==> flow/design.v <==
module skinny_sbox8_dom1_non_pipelined ( 
   bo1, bo0,
   si1, si0, r, clk
   ) ;
   output [7:0] bo1;  
   output [7:0] bo0;  
   input [7:0] 	si1;  
   input [7:0] 	si0;  
   input [7:0]  r;    
   input        clk;
   wire [1:0]   bi7;
   wire [1:0]   bi6;
   wire [1:0]   bi5;
   wire [1:0]   bi4;
   wire [1:0]   bi3;
   wire [1:0]   bi2;
   wire [1:0]   bi1;
   wire [1:0]   bi0;
   wire [1:0]   a7;
   wire [1:0]   a6;
   wire [1:0]   a5;
   wire [1:0]   a4;
   wire [1:0]   a3;
   wire [1:0]   a2;
   wire [1:0]   a1;
   wire [1:0]   a0;
   assign bi0 = {si1[0],si0[0]};
   assign bi1 = {si1[1],si0[1]};
   assign bi2 = {si1[2],si0[2]};
   assign bi3 = {si1[3],si0[3]};
   assign bi4 = {si1[4],si0[4]};
   assign bi5 = {si1[5],si0[5]};
   assign bi6 = {si1[6],si0[6]};
   assign bi7 = {si1[7],si0[7]};
   dom1_sbox8_cfn_fr b764 (a0,bi7,bi6,bi4,r[0],clk);
   dom1_sbox8_cfn_fr b320 (a1,bi3,bi2,bi0,r[1],clk);
   dom1_sbox8_cfn_fr b216 (a2,bi2,bi1,bi6,r[2],clk);
   dom1_sbox8_cfn_fr b015 (a3,a0, a1, bi5,r[3],clk);
   dom1_sbox8_cfn_fr b131 (a4,a1, bi3,bi1,r[4],clk);
   dom1_sbox8_cfn_fr b237 (a5,a2, a3, bi7,r[5],clk);
   dom1_sbox8_cfn_fr b303 (a6,a3, a0, bi3,r[6],clk);
   dom1_sbox8_cfn_fr b422 (a7,a4, a5, bi2,r[7],clk);
   assign {bo1[6],bo0[6]} = a0;
   assign {bo1[5],bo0[5]} = a1;
   assign {bo1[2],bo0[2]} = a2;
   assign {bo1[7],bo0[7]} = a3;
   assign {bo1[3],bo0[3]} = a4;
   assign {bo1[1],bo0[1]} = a5;
   assign {bo1[4],bo0[4]} = a6;
   assign {bo1[0],bo0[0]} = a7;
endmodule  
module dom1_sbox8_cfn_fr ( 
   f,
   x, y, z, r, clk
   ) ;
   output [1:0]        f;
   input [1:0]         x, y, z;   
   input               r, clk;
   reg [1:0]    g, t;
   always @ (posedge clk) begin
      g[1] <= (~x[1]) & (~y[1]) ^ z[1];
      g[0] <=   x[0]  &   y[0]  ^ z[0];
      t[1] <= ((~x[1]) &  y[0] ) ^ r;
      t[0] <= ((~y[1]) &  x[0] ) ^ r;
   end   
   assign f[0] = t[0] ^ g[0];
   assign f[1] = t[1] ^ g[1];
endmodule  
module skinny_superbox32_dom1_non_pipelined ( 
   so1, so0,
   si1, si0, k1, k0, r, clk
   );
   output [31:0] so1, so0;
   input [31:0]  si1, si0;
   input [15:0]  k1, k0;
   input [31:0]  r;
   input 	 clk;
   wire [31:0]	sbi0, sbi1;
   wire [31:0]	 sbo0, sbo1;
   wire [31:0]	 mxc0, mxc1;
   wire [31:0]	 atk0, atk1;
   assign sbi0 = si0;
   assign sbi1 = si1;
   skinny_sbox8_dom1_non_pipelined sbox0 (sbo1[ 7: 0],sbo0[ 7: 0],sbi1[ 7: 0],sbi0[ 7: 0],r[ 7: 0],clk);
   skinny_sbox8_dom1_non_pipelined sbox1 (sbo1[15: 8],sbo0[15: 8],sbi1[15: 8],sbi0[15: 8],r[15: 8],clk);
   skinny_sbox8_dom1_non_pipelined sbox2 (sbo1[23:16],sbo0[23:16],sbi1[23:16],sbi0[23:16],r[23:16],clk);
   skinny_sbox8_dom1_non_pipelined sbox3 (sbo1[31:24],sbo0[31:24],sbi1[31:24],sbi0[31:24],r[31:24],clk);
   assign atk1 = {k1 ^ sbo1[31:16],sbo1[15:0]};
   assign atk0 = {k0 ^ sbo0[31:16],sbo0[15:0]};
   assign mxc1[23:16] = atk1[31:24];
   assign mxc1[15: 8] = atk1[23:16] ^ atk1[15: 8];
   assign mxc1[ 7: 0] = atk1[31:24] ^ atk1[15: 8];
   assign mxc1[31:24] = atk1[ 7: 0] ^ mxc1[ 7: 0]; 
   assign mxc0[23:16] = atk0[31:24];
   assign mxc0[15: 8] = atk0[23:16] ^ atk0[15: 8];
   assign mxc0[ 7: 0] = atk0[31:24] ^ atk0[15: 8];
   assign mxc0[31:24] = atk0[ 7: 0] ^ mxc0[ 7: 0];
   assign so1 = mxc1;
   assign so0 = mxc0;   
endmodule  
Reports on skinny_superbox32_dom1_non_pipelined
What the tools print for skinny_superbox32_dom1_non_pipelined, step after step.
Lines are those of the file above, counted from 1.
Operators carry their Yosys type and port widths (W data, S select, Z words).
Library cell names are shortened.
{ "design": {"top": "skinny_superbox32_dom1_non_pipelined", "clk_port": "clk", "lib": "sky130hd", "lib_corner": "tt_025C_1v80"} }

Word level
Yosys after proc, flatten, opt, wreduce and memory -nomap, before mapping. Enables and synchronous resets that opt folds into registers are not counted as muxes. Memory bits, and registers merged into a memory's read port (data or address), are not among the register bits. Print and check cells are not counted. Equal cells are merged and count once.
{ "bits": {"n_memories": 0, "output_inout_bits": 64, "input_bits": 129, "latchBits": 0, "rom_bits": 0, "clocked_rd_ports_x_width": 0, "ff_bits": 128, "ram_bits": 0} }
{ "classes": {"logic": 372, "equal": 0, "n_cmp": 0, "multipliers": 0, "shift": 0, "reduce_and_logical": 0, "n_mux": 0, "addsub": 0, "n_div": 0} }
{ "ops": {"columns": ["op", "n"], "rows": [
  ["$xor A1 B1 Y1", 192],
  ["$and A1 B1 Y1", 128],
  ["$xor A8 B8 Y8", 6],
  ["$not A1 Y1", 44],
  ["$xor A16 B16 Y16", 2]
]} }

Depth
Depth = most cells in a row (Yosys ltp): at word level without a register or memory, in the mapped netlist without a sequential cell, where the memories' decode and read muxes count.
{ "depth": {"depth_word": 4, "ABC_AREA": 0, "ltp_mapped": 3} }

Mapped cells and area
The flow's flattened synthesis, as Yosys stat reports it; memories are mapped. The netlist is that of the ABC_AREA named above (0 if unset); the other value can give another one.
{ "mapped": {"ff_cells": 128, "n_buf": 0, "area_um2": 5776.8, "mapped_cells": 536, "seqArea_um2": 2562.5} }
{ "types": {"columns": ["cell", "n", "type_area_um2"], "rows": [
  ["dfxtp_1", 128, 2.56E+03],
  ["xnor2_1", 221, 1.94E+03],
  ["xor2_1", 41, 359.094],
  ["nand2_1", 84, 315.302],
  ["nand2b_1", 31, 193.936],
  ["xor2_2", 7, 113.859],
  ["xor3_2", 4, 100.096],
  ["xor3_1", 4, 95.091],
  ["xnor2_2", 3, 48.797],
  ["nor2_1", 12, 45.043],
  ["or2b_1", 1, 7.507]
]} }
By module: a second synthesis without flattening, with its own total; a netlist apart from the flattened one above.
{ "hier_totals": {"cells_unflattened": 560, "hier_area_um2": 5965.7} }
Each row is one instance without its submodules.
{ "modules": {"columns": ["mod", "area_um2", "n_inst", "n_cells"], "rows": [
  ["dom1_sbox8_cfn_fr", 152.6, 32, 14],
  ["skinny_superbox32_dom1_non_pipelined", 1081.0, 1, 112],
  ["skinny_sbox8_dom1_non_pipelined", 0.0, 4, 0]
]} }

Timing after synthesis
OpenSTA on the mapped netlist: ideal clock, no wires. The path of least setup slack (recovery checks aside). Input and output delay are each 20% of the period. Register names are those of the netlist, which keeps one name where synthesis merged equal registers.
{ "synth_path": {"kind": "register to output", "start": "reg sbox3.b015.g[1]", "end": "out so1[31]", "n_path_buf": 0, "path_stages": 4, "t_required_ps": 1432, "period_ps": 1790, "delay_ps": 1285, "slack_ps": 147, "arrival_time_ps": 1285, "synth_period_reached_ps": 1643} }
"delay_ps" = arrival - input delay + setup time.
At an output port there is no setup time.
"path_stages": output pins that drive a net of the path, with the launching flip-flop's if there is one; two outputs of one cell count as two.
"synth_period_reached_ps" is the clock period less the worst setup slack; recovery checks do not enter. This is arithmetic on one report: input and output delays are still those of the set period (20% each).
Between the ends stands the longest chain of elaborated cells between them, by number of cells; it is not shown to be the way that was timed. Of several equally long chains one is given.
A line is the first line of the expression or statement that the cell stems from. Yosys adds cells for indexed reads and writes and turns some case tables into memories.
{ "synth_between": {"path_cell_list": "dfxtp_1 -> xnor2_1 -> xor3_2 -> xnor2_1", "elab_chain_cells": 4, "cone_cells": 4, "lines_between": 4, "cone_classes": "4 x logic"} }
{ "synth_rtl": {"columns": ["item", "line_no", "source"], "rows": [
  ["start: declaration", 59, "reg [1:0]    g, t;"],
  ["start: assignment", 61, "g[1] <= (~x[1]) & (~y[1]) ^ z[1];"],
  ["$xor A1 B1 Y1", 67, "assign f[1] = t[1] ^ g[1];"],
  ["$xor A16 B16 Y16", 88, "assign atk1 = {k1 ^ sbo1[31:16],sbo1[15:0]};"],
  ["$xor A8 B8 Y8", 92, "assign mxc1[ 7: 0] = atk1[31:24] ^ atk1[15: 8];"],
  ["$xor A8 B8 Y8", 93, "assign mxc1[31:24] = atk1[ 7: 0] ^ mxc1[ 7: 0];"],
  ["end: declaration", 73, "output [31:0] so1, so0;"]
]} }

--- runs ---
Stored flow runs of skinny_superbox32_dom1_non_pipelined (2 of them; Yosys, OpenROAD, sky130hd). They differ in their settings and are not a sequence. Constraints: input delay and output delay 20% of the set period each, output load 0.01 pF.

==> run A: settings <==
{ "period_ns": 1.31, "CORE_UTILIZATION": 71, "PLACE_DENSITY": 0.4, "CELL_PAD_IN_SITES_DETAIL_PLACEMENT": 0, "TNS_END_PERCENT": 80, "GPL_TIMING_DRIVEN": 0, "GPL_ROUTABILITY_DRIVEN": 0, "CTS_CLUSTER_DIAMETER": 84, "CAP_MARGIN": 20, "CORE_MARGIN": 2, "SLEW_MARGIN": 20 }
==> run A: results <==
did not finish, placement stopped with GPL-0301

==> run B: settings <==
{ "period_ns": 1.8, "CORE_UTILIZATION": 57, "SETUP_SLACK_MARGIN": 0.45, "PLACE_DENSITY": 0.53, "TNS_END_PERCENT": 80, "ABC_AREA": 1, "GPL_TIMING_DRIVEN": 0, "GPL_ROUTABILITY_DRIVEN": 0, "CTS_CLUSTER_DIAMETER": 290, "MIN_ROUTING_LAYER": "met2", "MAX_ROUTING_LAYER": "met4", "CAP_MARGIN": 20, "CORE_MARGIN": 2, "SLEW_MARGIN": 20 }
==> run B: results <==
did not finish, routing stopped with GRT-0116
--- end ---
