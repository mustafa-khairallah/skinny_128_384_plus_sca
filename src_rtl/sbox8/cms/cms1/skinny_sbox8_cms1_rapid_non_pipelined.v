==> flow/design.v <==
module skinny_sbox8_cms1_rapid_non_pipelined ( 
   bo1, bo0,
   si0, si1, r, clk
   ) ;
   output [7:0] bo1;
   output [7:0] bo0;
   input [7:0]  si0, si1;
   input [75:0] r;
   input        clk;
   wire [1:0]   bi7;
   wire [1:0]   bi6;
   wire [1:0]   bi5;
   wire [1:0]   bi4;
   wire [1:0]   bi3;
   wire [1:0]   bi2;
   wire [1:0]   bi1;
   wire [1:0]   bi0;
   wire [1:0] 	nbi7;
   wire [1:0]   nbi6;
   wire [1:0]   nbi5;
   wire [1:0]   nbi4;
   wire [1:0]   nbi3;
   wire [1:0]   nbi2;
   wire [1:0]   nbi1;
   wire [1:0]   nbi0;   
   wire [1:0]   a7;
   wire [1:0]   a6;
   wire [1:0]   a5;
   wire [1:0]   a4;
   wire [1:0]   a3;
   wire [1:0]   a2;
   wire [1:0]   a1;
   wire [1:0]   a0;
   wire [1:0]   na4;
   wire [1:0]   na3;
   wire [1:0]   na2;
   assign bi0 = {si1[0],si0[0]};
   assign bi1 = {si1[1],si0[1]};
   assign bi2 = {si1[2],si0[2]};
   assign bi3 = {si1[3],si0[3]};
   assign bi4 = {si1[4],si0[4]};
   assign bi5 = {si1[5],si0[5]};
   assign bi6 = {si1[6],si0[6]};
   assign bi7 = {si1[7],si0[7]};
   assign nbi0 = {si1[0],~si0[0]};
   assign nbi1 = {si1[1],~si0[1]};
   assign nbi2 = {si1[2],~si0[2]};
   assign nbi3 = {si1[3],~si0[3]};
   assign nbi4 = {si1[4],~si0[4]};
   assign nbi5 = {si1[5],~si0[5]};
   assign nbi6 = {si1[6],~si0[6]};
   assign nbi7 = {si1[7],~si0[7]};
   assign na4 = a4 ^ 2'b01;
   assign na3 = a3 ^ 2'b01;
   assign na2 = a2 ^ 2'b01;
   cms1_rpd_sbox8_cfn_fr b764 (a0,bi7,bi6,bi4,r[3:0],clk);
   cms1_rpd_sbox8_cfn_fr b320 (a1,bi3,bi2,bi0,r[7:4],clk);
   cms1_rpd_sbox8_cfn_fr b216 (a2,bi2,bi1,bi6,r[11:8],clk);
   cms1_rapid_a3 a3_cf (a3,nbi7,nbi6,bi5,nbi4,nbi3,nbi2,nbi0,r[47:12],clk);   
   cms1_rapid_a4 a4_cf (a4,nbi3,nbi2,bi1,nbi0,r[55:48],clk);
   cms1_rpd_sbox8_cfn_fr b237 (a5,a2, a3, bi7,r[59:56],clk);
   cms1_rpd_sbox8_cfn_fr b303 (a6,a3, a0, bi3,r[63:60],clk);
   cms1_rapid_a7 a7_cf (a7,nbi7,na4,na3,na2,bi2,r[75:64],clk);
   assign {bo1[6],bo0[6]} = a0;
   assign {bo1[5],bo0[5]} = a1;
   assign {bo1[2],bo0[2]} = a2;
   assign {bo1[7],bo0[7]} = a3;
   assign {bo1[3],bo0[3]} = a4;
   assign {bo1[1],bo0[1]} = a5;
   assign {bo1[4],bo0[4]} = a6;
   assign {bo1[0],bo0[0]} = a7;
endmodule  
module cms1_rpd_sbox8_cfn_fr ( 
   f,
   a, b, z, r, clk
   ) ;
   output [1:0]        f;
   input [1:0]         a, b, z;
   input [3:0]	       r;
   input 	       clk;
   wire [1:0] 	       x;
   wire [1:0] 	       y;
   reg [3:0] 	       rg;
   assign x = {a[1],~a[0]};
   assign y = {b[1],~b[0]};
   always @ (posedge clk) begin      
      rg[0] <= (x[0] & y[0]) ^ r[0] ^ r[1];
      rg[1] <= (x[0] & y[1]) ^ r[1] ^ r[2];
      rg[2] <= (x[1] & y[0]) ^ r[2] ^ r[3];
      rg[3] <= (x[1] & y[1]) ^ r[3] ^ r[0];
   end  
   assign f[0] = ^rg[1:0] ^ z[0];
   assign f[1] = ^rg[3:2] ^ z[1]; 
endmodule  
module cms1_rapid_a3 ( 
   a3,
   nb7, nb6, b5, nb4, nb3, nb2, nb0, r, clk
   ) ;
   output [1:0] a3;
   input [1:0] 	nb7, nb6, b5, nb4, nb3, nb2, nb0;
   input [35:0] r;   
   input 	clk;
   wire [1:0] 	t0;
   wire [1:0] 	t1;
   wire [1:0] 	t2;
   wire [1:0] 	t3;   
   and4_cms1 g0 (t0,nb7,nb6,nb3,nb2,r[15: 0],clk);
   and3_cms1 g1 (t1,nb7,nb6,nb0,    r[23:16],clk);
   and3_cms1 g2 (t2,nb4,nb3,nb2,    r[31:24],clk);
   and2_cms1 g3 (t3,nb4,nb0,	    r[35:32],clk);
   assign a3 = t0 ^ t1 ^ t2 ^ t3 ^ b5;
endmodule  
module cms1_rapid_a4 ( 
   a4,
   nb3, nb2, b1, nb0, r, clk
   ) ;
   output [1:0] a4;
   input [1:0] 	nb3, nb2, b1, nb0;
   input [7:0] 	r;   
   input 	clk;
   wire [1:0] 	t0;
   wire [1:0] 	t1;
   and2_cms1 g0 (t0,nb3,nb2,r[3:0],clk);
   and2_cms1 g1 (t1,nb0,nb3,r[7:4],clk);
   assign a4 = t0 ^ t1 ^ b1;
endmodule  
module cms1_rapid_a7 ( 
   a7,
   nb7, na4, na3, na2, b2, r, clk
   ) ;
   output [1:0] a7;
   input [1:0] 	nb7, na4, na3, na2, b2;
   input [11:0] r;   
   input 	clk;
   wire [1:0] 	t0;
   wire [1:0] 	t1;
   and3_cms1 g0 (t0,na2,na3,na4,r[ 7:0],clk);
   and2_cms1 g1 (t1,nb7,na4,	r[11:8],clk);
   assign a7 = t0 ^ t1 ^ b2;
endmodule  
module and4_cms1 ( 
   z,
   a, b, c, d, r, clk
   ) ;   
   output [1:0]  z;
   input [1:0]   a, b, c, d;
   input [15:0] 	 r;
   input         clk;
   reg [15:0]    comp;
   always @ (posedge clk) begin
      comp[ 0] <= (a[0] & b[0] & c[0] & d[0]) ^ r[ 0] ^ r[ 1];
      comp[ 1] <= (a[0] & b[0] & c[0] & d[1]) ^ r[ 1] ^ r[ 2]; 
      comp[ 2] <= (a[0] & b[0] & c[1] & d[0]) ^ r[ 2] ^ r[ 3]; 
      comp[ 3] <= (a[0] & b[0] & c[1] & d[1]) ^ r[ 3] ^ r[ 4]; 
      comp[ 4] <= (a[0] & b[1] & c[0] & d[0]) ^ r[ 4] ^ r[ 5]; 
      comp[ 5] <= (a[0] & b[1] & c[0] & d[1]) ^ r[ 5] ^ r[ 6]; 
      comp[ 6] <= (a[0] & b[1] & c[1] & d[0]) ^ r[ 6] ^ r[ 7]; 
      comp[ 7] <= (a[0] & b[1] & c[1] & d[1]) ^ r[ 7] ^ r[ 8]; 
      comp[ 8] <= (a[1] & b[0] & c[0] & d[0]) ^ r[ 8] ^ r[ 9]; 
      comp[ 9] <= (a[1] & b[0] & c[0] & d[1]) ^ r[ 9] ^ r[10]; 
      comp[10] <= (a[1] & b[0] & c[1] & d[0]) ^ r[10] ^ r[11]; 
      comp[11] <= (a[1] & b[0] & c[1] & d[1]) ^ r[11] ^ r[12]; 
      comp[12] <= (a[1] & b[1] & c[0] & d[0]) ^ r[12] ^ r[13]; 
      comp[13] <= (a[1] & b[1] & c[0] & d[1]) ^ r[13] ^ r[14]; 
      comp[14] <= (a[1] & b[1] & c[1] & d[0]) ^ r[14] ^ r[15]; 
      comp[15] <= (a[1] & b[1] & c[1] & d[1]) ^ r[15] ^ r[ 0];
   end  
   assign z[0] = comp[ 0] ^ comp[ 1] ^ comp[ 2] ^ comp[ 3] ^ 
		 comp[ 4] ^ comp[ 5] ^ comp[ 6] ^ comp[ 7];
   assign z[1] = comp[ 8] ^ comp[ 9] ^ comp[10] ^ comp[11] ^ 
		 comp[12] ^ comp[13] ^ comp[14] ^ comp[15];
endmodule  
module and3_cms1 ( 
   z,
   a, b, c, r, clk
   ) ;   
   output [1:0]  z;   
   input [1:0]   a, b, c;
   input [7:0] 	 r;
   input         clk;
   reg [7:0]    comp;
   always @ (posedge clk) begin
      comp[0] <= (a[0] & b[0] & c[0]) ^ r[0] ^ r[1];
      comp[1] <= (a[0] & b[0] & c[1]) ^ r[1] ^ r[2]; 
      comp[2] <= (a[0] & b[1] & c[0]) ^ r[2] ^ r[3]; 
      comp[3] <= (a[0] & b[1] & c[1]) ^ r[3] ^ r[4]; 
      comp[4] <= (a[1] & b[0] & c[0]) ^ r[4] ^ r[5]; 
      comp[5] <= (a[1] & b[0] & c[1]) ^ r[5] ^ r[6]; 
      comp[6] <= (a[1] & b[1] & c[0]) ^ r[6] ^ r[7]; 
      comp[7] <= (a[1] & b[1] & c[1]) ^ r[7] ^ r[0];
   end  
   assign z[0] = comp[0] ^ comp[1] ^ comp[2] ^ comp[3];   
   assign z[1] = comp[4] ^ comp[5] ^ comp[6] ^ comp[7];
endmodule  
module and2_cms1 ( 
   z,
   a, b, r, clk
   ) ;   
   output [1:0]  z;
   input [1:0]   a, b;
   input [3:0]	 r;
   input         clk;
   reg [3:0]    comp;
   always @ (posedge clk) begin
      comp[0] <= (a[0] & b[0]) ^ r[0] ^ r[1];
      comp[1] <= (a[0] & b[1]) ^ r[1] ^ r[2]; 
      comp[2] <= (a[1] & b[0]) ^ r[2] ^ r[3]; 
      comp[3] <= (a[1] & b[1]) ^ r[3] ^ r[0];
   end  
   assign z[0] = comp[0] ^ comp[1]; 
   assign z[1] = comp[2] ^ comp[3];
endmodule  
# Tool chain data of skinny_sbox8_cms1_rapid_non_pipelined

Tool output for the design above, in the order of the flow.
Line numbers count from 1 in the design file above.
A cell with - has no value.

Top module: skinny_sbox8_cms1_rapid_non_pipelined
Clock input: clk
Standard-cell library: sky130hd
Library corner: tt_025C_1v80

# After elaboration

Source: Yosys, flattened and elaborated, memories not mapped. Widths are those after wreduce; folded enables and synchronous resets count as part of the registers. Registers that Yosys merges into a memory's read port (data or address) are not register bits. Print and check cells do not count. Equal cells are merged and count once.

Bits of input ports: 93
Output and inout port bits: 16
Flip-flop bits (word level): 76
Word-level cells: 328

Reductions and logical operators: 10
Bitwise gates (word level): 305

Operators by type and width:

| kind                | number |
| 1-bit XOR           | 202 |
| 1-bit bitwise AND   | 84 |
| 2-bit XOR reduction | 10 |
| 2-bit XOR           | 8 |
| 1-bit inverter      | 11 |

# Logic depth

Yosys ltp: most cells in a row. Word level: on the elaborated netlist, between registers, memories and ports. Mapped: between sequential cells and ports; inverters and the memories' decode and read muxes count.

Word-level depth: 16
ABC_AREA: 0
Mapped depth: 7
Gate-level depth less buffers: 7

# After synthesis

The flow's flattened synthesis, as Yosys stat reports it; memories are mapped. The netlist is that of the ABC_AREA named above (0 if unset); the other value can give another one.

Flip-flop cells: 76
Buffers: 11
Standard cells after synthesis: 396
Mapped area: 0.0040101 mm^2
Sequential part of the area: 0.0015215 mm^2

Cell types:

| type                      | number | total area (um^2) |
| sky130_fd_sc_hd__xnor2_1  | 186    | 1.63E+03 |
| sky130_fd_sc_hd__dfxtp_1  | 76     | 1.52E+03 |
| sky130_fd_sc_hd__xor2_1   | 33     | 289.027 |
| sky130_fd_sc_hd__nor2_1   | 32     | 120.115 |
| sky130_fd_sc_hd__xnor2_4  | 3      | 82.579 |
| sky130_fd_sc_hd__nand2_1  | 18     | 67.565 |
| sky130_fd_sc_hd__nor2b_1  | 9      | 56.304 |
| sky130_fd_sc_hd__clkbuf_1 | 11     | 41.29 |
| sky130_fd_sc_hd__nor3_1   | 8      | 40.038 |
| sky130_fd_sc_hd__xnor2_2  | 2      | 32.531 |
| sky130_fd_sc_hd__nand2b_1 | 4      | 25.024 |
| sky130_fd_sc_hd__xnor3_2  | 1      | 23.773 |
| sky130_fd_sc_hd__inv_1    | 6      | 22.522 |
| sky130_fd_sc_hd__xnor3_1  | 1      | 22.522 |
| sky130_fd_sc_hd__and2b_1  | 2      | 15.014 |
| sky130_fd_sc_hd__nand3_1  | 3      | 15.014 |
| sky130_fd_sc_hd__or2_2    | 1      | 6.256 |

The figures by module come from a second, unflattened synthesis with its own total; it is not the netlist above.

Cells (unflattened synthesis): 391
Area total of the unflattened synthesis: 0.0040101 mm^2

Each row is one instance without its submodules.

Modules:

| module                                | area (mm^2) | cells | seq. area (mm^2) | instances |
| and3_cms1                             | 0.0003929   | 38    | 0.0001602        | 3 |
| cms1_rpd_sbox8_cfn_fr                 | 0.0002052   | 20    | 0.0000801        | 5 |
| and4_cms1                             | 0.0008658   | 86    | 0.0003203        | 1 |
| and2_cms1                             | 0.0001827   | 18    | 0.0000801        | 4 |
| cms1_rapid_a3                         | 0.0000801   | 6     | 0                | 1 |
| cms1_rapid_a4                         | 0.0000475   | 2     | 0                | 1 |
| cms1_rapid_a7                         | 0.0000475   | 2     | 0                | 1 |
| skinny_sbox8_cms1_rapid_non_pipelined | 0.0000338   | 9     | 0                | 1 |

# Worst setup path after synthesis

Source: OpenSTA report_checks on the synthesized netlist (no wires, ideal clock, input and output delay 20% of the period each), path of least setup slack; recovery checks are left aside. Register names are those of the netlist, which keeps one name where synthesis merged equal registers.

Path kind: reg2reg
Start: register a3_cf.g3.comp[2]
End: register a7_cf.g0.comp[7]
Data required time: 1470 ps
Launch time at the first pin: 0 ps
Slack: -122 ps
Driving pins on the path: 7
Path buffers: 0
Library setup time: 120 ps
Delay of the path: 1712 ps
Clock period: 1590 ps
Arrival time: 1592 ps
Synthesis period reached: 1712 ps

"delay of the path" is the arrival time less input delay plus setup time.
"driving pins on the path": output pins that drive a net of the path, with the launching flip-flop's if there is one; two outputs of one cell count as two.
"synthesis period reached" = period - worst setup slack (recovery checks aside). The figure is calculated, with input and output delays left at 20% of the set period.
The rows between start and end are the longest chain of elaborated cells between them; the timing report does not say that the signal goes this way. Where chains are equally long, one stands for them.
A line is the first line of the expression or statement that the cell stems from. Yosys adds cells for indexed reads and writes and turns some case tables into memories.

Cells stage by stage: sky130_fd_sc_hd__dfxtp_1 -> sky130_fd_sc_hd__xor2_1 -> sky130_fd_sc_hd__xnor2_1 -> sky130_fd_sc_hd__xnor3_1 -> sky130_fd_sc_hd__xnor2_4 -> sky130_fd_sc_hd__nand3_1 -> sky130_fd_sc_hd__xnor2_1
Cells in the longest elaborated chain: 7
Elaborated cells on any way between the ends: 7
Those cells by class: logic (7)

Ends and longest elaborated chain, post-synthesis:

| element              | line | RTL |
| start, declared      | 203  | `reg [3:0]    comp;` |
| start, assigned      | 207  | `comp[2] <= (a[1] & b[0]) ^ r[2] ^ r[3];` |
| 1-bit XOR            | 211  | `assign z[1] = comp[2] ^ comp[3];` |
| 2-bit XOR x2         | 111  | `assign a3 = t0 ^ t1 ^ t2 ^ t3 ^ b5;` |
| 1-bit bitwise AND x2 | 190  | `comp[7] <= (a[1] & b[1] & c[1]) ^ r[7] ^ r[0];` |
| 1-bit XOR x2         | 190  |  |
| end, assigned        | 190  |  |
| end, declared        | 181  | `reg [7:0]    comp;` |

Some nets on the timed path still bear RTL names; the line given drives or declares the net.

Named nets, post-synthesis:

| signal | line |
| bo1[7] | 111 |

# Path in the finished layout

From the final timing report of flow run 1: the path of least setup slack in the routed layout; clock arrival at registers is part of the times.
The path's times are printed in steps of 10 ps; the period is the one set.

Path kind: reg2out
Start: register a3_cf.g0.comp[1]
End: output port bo0[7]
Data required time: 1080 ps
Launch time at the first pin: 330 ps
Path buffers: 1
Output delay: 270 ps
Driving pins on the path: 6
Slack: -710 ps
Clock period: 1350 ps
Arrival time: 1790 ps

The rows between start and end are the longest chain of elaborated cells between them; the timing report does not say that the signal goes this way. Where chains are equally long, one stands for them.

Cells stage by stage: sky130_fd_sc_hd__dfxtp_2 -> sky130_fd_sc_hd__xor2_2 -> sky130_fd_sc_hd__xnor2_1 -> sky130_fd_sc_hd__xnor3_2 -> sky130_fd_sc_hd__xnor2_4 -> sky130_fd_sc_hd__buf_2
Cells in the longest elaborated chain: 11
Elaborated cells on any way between the ends: 11
RTL lines with such cells: 2
Those cells by class: logic (11)

Ends and longest elaborated chain, after layout:

| element         | line | RTL |
| start, declared | 149  | `reg [15:0]    comp;` |
| start, assigned | 152  | `comp[ 1] <= (a[0] & b[0] & c[0] & d[1]) ^ r[ 1] ^ r[ 2];` |
| 1-bit XOR x7    | 168  | `assign z[0] = comp[ 0] ^ comp[ 1] ^ comp[ 2] ^ comp[ 3] ^` |
| 2-bit XOR x4    | 111  | `assign a3 = t0 ^ t1 ^ t2 ^ t3 ^ b5;` |
| end, declared   | 6    | `output [7:0] bo0;` |

Data sheet: physical implementation of skinny_sbox8_cms1_rapid_non_pipelined

2 stored runs of skinny_sbox8_cms1_rapid_non_pipelined in the flow (synthesis by Yosys, layout by OpenROAD, sky130hd cells), in arbitrary order. Constraints: input delay and output delay 20% of the set period each, output load 0.01 pF.
By "period achieved" is meant the clock period of the run minus its worst setup slack. This is arithmetic on one report: input and output delays are still those of the set period (20% each).
By "time of the worst setup path" is meant the share of the clock period that the worst setup path is allowed (20% is reserved at inputs, 20% at outputs), minus its slack. Clock arrival times at its registers enter into it.
"total power of the final layout" is the tool's figure for a default switching activity; nothing was simulated.
"time of the worst setup path" is given in steps of 10 ps.

## Flow run 1

==> flow/run.sh <==
#!/bin/bash
# the make line also repeats the synthesis and layout settings of config.mk as NAME=value (left out here)
make -C /OpenROAD-flow-scripts/flow DESIGN_CONFIG=/design/flow/config.mk WORK_HOME=/design/flow/orfs CLKGATE_MAP_FILE= finish
==> flow/config.mk <==
export PLATFORM = sky130hd
export DESIGN_NAME = skinny_sbox8_cms1_rapid_non_pipelined
export DESIGN_NICKNAME = skinny_sbox8_cms1_rapid_non_pipelined
export VERILOG_FILES = /design/flow/design.v
export SDC_FILE = /design/flow/constraint.sdc
export NUM_CORES = 4
export LEC_CHECK = 0
export CAP_MARGIN = 20
export CORE_MARGIN = 2
export CORE_UTILIZATION = 44
export CTS_CLUSTER_DIAMETER = 276
export CTS_CLUSTER_SIZE = 68
export GPL_TIMING_DRIVEN = 0
export MAX_ROUTING_LAYER = met4
export MIN_ROUTING_LAYER = met1
export PLACE_DENSITY_LB_ADDON = 0.29
export SLEW_MARGIN = 20
==> flow/constraint.sdc <==
create_clock -name core_clock -period 1.35 [get_ports {clk}]
set_input_delay 0.2700 -clock core_clock [delete_from_list [all_inputs] [get_ports {clk}]]
set_output_delay 0.2700 -clock core_clock [all_outputs]
set_load 0.01 [all_outputs]

| result of flow run 1 | value |
|---|---|
| Yosys chip area after synthesis | 0.0040101 mm^2 |
| time of the worst setup path | 1790 ps |
| kind of the worst setup path | reg2out |
| worst-case hold slack | 367 ps |
| final design utilization | 0.652 |
| period achieved | 2060 ps |
| standard-cell area after routing | 0.005718 mm^2 |
| setup total negative slack | -11001 ps |
| overall die area | 0.0098933 mm^2 |
| total power of the final layout | 12033 uW |
| worst slack on setup checks | -710 ps |

## Flow run 2

==> flow/run.sh <==
#!/bin/bash
# the make line also repeats the synthesis and layout settings of config.mk as NAME=value (left out here)
make -C /OpenROAD-flow-scripts/flow DESIGN_CONFIG=/design/flow/config.mk WORK_HOME=/design/flow/orfs CLKGATE_MAP_FILE= finish
==> flow/config.mk <==
export PLATFORM = sky130hd
export DESIGN_NAME = skinny_sbox8_cms1_rapid_non_pipelined
export DESIGN_NICKNAME = skinny_sbox8_cms1_rapid_non_pipelined
export VERILOG_FILES = /design/flow/design.v
export SDC_FILE = /design/flow/constraint.sdc
export NUM_CORES = 4
export LEC_CHECK = 0
export CAP_MARGIN = 20
export CORE_MARGIN = 2
export CORE_UTILIZATION = 40
export SLEW_MARGIN = 20
==> flow/constraint.sdc <==
create_clock -name core_clock -period 1.3 [get_ports {clk}]
set_input_delay 0.2600 -clock core_clock [delete_from_list [all_inputs] [get_ports {clk}]]
set_output_delay 0.2600 -clock core_clock [all_outputs]
set_load 0.01 [all_outputs]

| result of flow run 2 | value |
|---|---|
| Yosys chip area after synthesis | 0.0040101 mm^2 |
| time of the worst setup path | 1590 ps |
| kind of the worst setup path | in2out |
| worst-case hold slack | 438 ps |
| final design utilization | 0.631 |
| period achieved | 2112 ps |
| standard-cell area after routing | 0.0061709 mm^2 |
| setup total negative slack | -13055 ps |
| overall die area | 0.010842 mm^2 |
| total power of the final layout | 13430 uW |
| worst slack on setup checks | -812 ps |
